==> flow/design.v <==
`timescale 1ns / 1ps
module test(
input	clk,
input reset,
input stop,
output reg [6:0] sec,
output reg [6:0] min,
output reg [4:0] hour,
output reg [16:0] real_sec
	 );
	 always @ (posedge clk or posedge reset)
		begin
			 if (reset==1)
				begin
					real_sec<=16'b0000000000000000;
					sec<=6'b000000;
					min<=6'b000000;
					hour<=4'b0000;
				end	
			 else
				 begin
						if( stop!=1 )
							begin
								real_sec<=real_sec+1;
								hour <= real_sec / 1024;
								min <= real_sec / 64;
								sec <= real_sec % 64;
							end
				end
		end
endmodule
* Step by step through the tools: test
Tool output for the design above, in the order of the flow.
Line numbers count from 1 in the design file above.
The mark n/a stands for no value.
- Design top :: test
- Clock input :: clk
- Library :: sky130hd
- Corner :: tt_025C_1v80

* After elaboration
Yosys after proc, flatten, opt, wreduce and memory -nomap, before mapping. Enables and synchronous resets that opt folds into registers are not counted as muxes. Memory bits, and registers merged into a memory's read port (data or address), are not among the register bits. Print and check cells are not counted. Equal cells are merged and count once.
- Input port bits :: 3
- Register bits after elaboration :: 35
- Output and inout bits :: 36
- Word-level cells :: 5
- Add/sub/neg operators :: 1
** Operators by type and width (count)
- adder 17 x 1 -> 17 bit (second input constant) :: 1

* Longest topological paths
Yosys ltp: most cells in a row. Word level: on the elaborated netlist, between registers, memories and ports. Mapped: between sequential cells and ports; inverters and the memories' decode and read muxes count.
- Depth after elaboration :: 1
- ABC_AREA :: 0
- Gate-level depth with buffers :: 4
- Depth with buffers taken out :: 4

* Netlist
The flow's flattened synthesis, as Yosys stat reports it; memories are mapped. The netlist is that of the ABC_AREA named above (0 if unset); the other value can give another one.
** Cells by type
- sky130_fd_sc_hd__dfrtp_1 :: count 32, area in all 800.768 sq um
- sky130_fd_sc_hd__mux2_2 :: count 15, area in all 168.912 sq um
- sky130_fd_sc_hd__xor2_1 :: count 11, area in all 96.342 sq um
- sky130_fd_sc_hd__xnor2_1 :: count 5, area in all 43.792 sq um
- sky130_fd_sc_hd__nand4_1 :: count 6, area in all 37.536 sq um
- sky130_fd_sc_hd__nor4_1 :: count 5, area in all 31.28 sq um
- sky130_fd_sc_hd__buf_4 :: count 4, area in all 30.029 sq um
- sky130_fd_sc_hd__nand2_1 :: count 6, area in all 22.522 sq um
- sky130_fd_sc_hd__nand4b_2 :: count 1, area in all 15.014 sq um
- sky130_fd_sc_hd__nor3_1 :: count 3, area in all 15.014 sq um
- sky130_fd_sc_hd__ha_1 :: count 1, area in all 12.512 sq um
- sky130_fd_sc_hd__buf_6 :: count 1, area in all 11.261 sq um
- sky130_fd_sc_hd__nor2_1 :: count 3, area in all 11.261 sq um
- sky130_fd_sc_hd__buf_2 :: count 2, area in all 10.01 sq um
- sky130_fd_sc_hd__nand3_1 :: count 2, area in all 10.01 sq um
- sky130_fd_sc_hd__a21o_1 :: count 1, area in all 7.507 sq um
- sky130_fd_sc_hd__and2_1 :: count 1, area in all 6.256 sq um
- sky130_fd_sc_hd__nand2b_1 :: count 1, area in all 6.256 sq um
Not listed: further types 4, cells in them 4.
- Buffers :: 8
- Cells in the netlist :: 104
- Area of sequential cells :: 800.8 sq um
- Flip-flop cells :: 32
- Chip area (Yosys) :: 1355.0 sq um

* Path before layout
OpenSTA on the mapped netlist: ideal clock, no wires. The path of least setup slack (recovery checks aside). Input and output delay are each 20% of the period. Register names are those of the netlist, which keeps one name where synthesis merged equal registers.
- Kind :: reg-to-reg
- Start :: register real_sec[0]
- End :: register real_sec[14]
- Path buffers :: 0
- Driving pins on the path :: 5
- Launch time at the first pin :: 0 ps
- Period :: 2600 ps
- Setup slack :: 1158 ps
- Path delay :: 1441 ps
- Required time :: 2521 ps
- Arrival time :: 1362 ps
- Library setup time :: 79 ps
- Period reached after synthesis :: 1442 ps
"path delay" = arrival - input delay + setup time.
"driving pins on the path" counts driving pins, that of a launching flip-flop among them; a cell with two outputs on the path counts twice.
"period reached after synthesis" = period - worst setup slack (recovery checks aside). The figure is calculated, with input and output delays left at 20% of the set period.
The rows between start and end are the longest chain of elaborated cells between them; the timing report does not say that the signal goes this way. Where chains are equally long, one stands for them.
A line is the first line of the expression or statement that the cell stems from. Yosys adds cells for indexed reads and writes and turns some case tables into memories.
- Cells stage by stage :: sky130_fd_sc_hd__dfrtp_1 -> sky130_fd_sc_hd__ha_1 -> sky130_fd_sc_hd__nand4_1 -> sky130_fd_sc_hd__nor4_1 -> sky130_fd_sc_hd__xor2_1
- Length of the longest elaborated chain :: 1
- Elaborated cells on any way between the ends :: 1
- Source lines of those cells :: 1
- Classes of those cells :: add/sub (1)
** Ends and longest elaborated chain, after synthesis
- from (decl) :: line 9 : output reg [16:0] real_sec
- from (assign) :: line 15 : real_sec<=16'b0000000000000000;
- from (assign) :: line 24 : real_sec<=real_sec+1;
- adder 17 x 1 -> 17 bit :: line 24
- to (assign) :: line 15
- to (assign) :: line 24
- to (decl) :: line 9

* Path in the finished layout
Path of least setup slack in the final report of job 2 (OpenROAD, finished layout, wires in). Where an end is a register, its clock arrival counts in the times.
The report prints the path's times to 10 ps; the period is as set.
- Kind :: reg-to-output
- Start :: register real_sec[0]
- End :: output port real_sec[0]
- Period :: 2430 ps
- External output delay :: 490 ps
- Driving pins on the path :: 2
- Launch time at the first pin :: 270 ps
- Setup slack :: 610 ps
- Path buffers :: 1
- Arrival time :: 1330 ps
- Required time :: 1940 ps
- Cells stage by stage :: sky130_fd_sc_hd__dfrtp_1 -> sky130_fd_sc_hd__clkdlybuf4s50_1
- Length of the longest elaborated chain :: 0
- Elaborated cells on any way between the ends :: 0
- Source lines of those cells :: 0
** Ends and longest elaborated chain, post-layout
- from (decl) :: line 9 : output reg [16:0] real_sec
- from (assign) :: line 15 : real_sec<=16'b0000000000000000;
- from (assign) :: line 24 : real_sec<=real_sec+1;
- to (decl) :: line 9

==> results <==
Settings and measured results of 2 stored flow runs for module test (sky130hd), not sorted in any way. The constraints put input and output delay at 20% of the set period each and load the outputs with 0.01 pF.
By "critical setup path time" is meant the share of the clock period that the worst setup path is allowed (20% is reserved at inputs, 20% at outputs), minus its slack. Clock arrival times at its registers enter into it.
"total power of the final layout" is the tool's figure for a default switching activity; nothing was simulated.
"critical setup path time" is given in steps of 10 ps.

** Job 1
- Settings :: period_ns=2.69; CORE_UTILIZATION=59; PLACE_DENSITY_LB_ADDON=0.13; CELL_PAD_IN_SITES_DETAIL_PLACEMENT=2; CAP_MARGIN=20; MIN_ROUTING_LAYER=met2; CORE_MARGIN=2; SLEW_MARGIN=20
- Outcome :: no results, placement failed with DPL-0033

** Job 2
- Settings :: period_ns=2.43; CORE_UTILIZATION=19; GPL_TIMING_DRIVEN=0; GPL_ROUTABILITY_DRIVEN=0; CTS_CLUSTER_SIZE=32; CAP_MARGIN=25; SLEW_MARGIN=30; CORE_MARGIN=2
- Standard-cell area after layout :: 1,923.1 sq um
- Total die area :: 7,823.4 sq um
- Worst setup slack after layout :: 611 ps
- Total negative setup slack :: 0 ps
- Total power of the final layout :: 1,608 uW
- Chip area in the Yosys report :: 1,355.0 sq um
- Critical setup path time :: 1,330 ps
- Worst setup path type :: reg-to-output
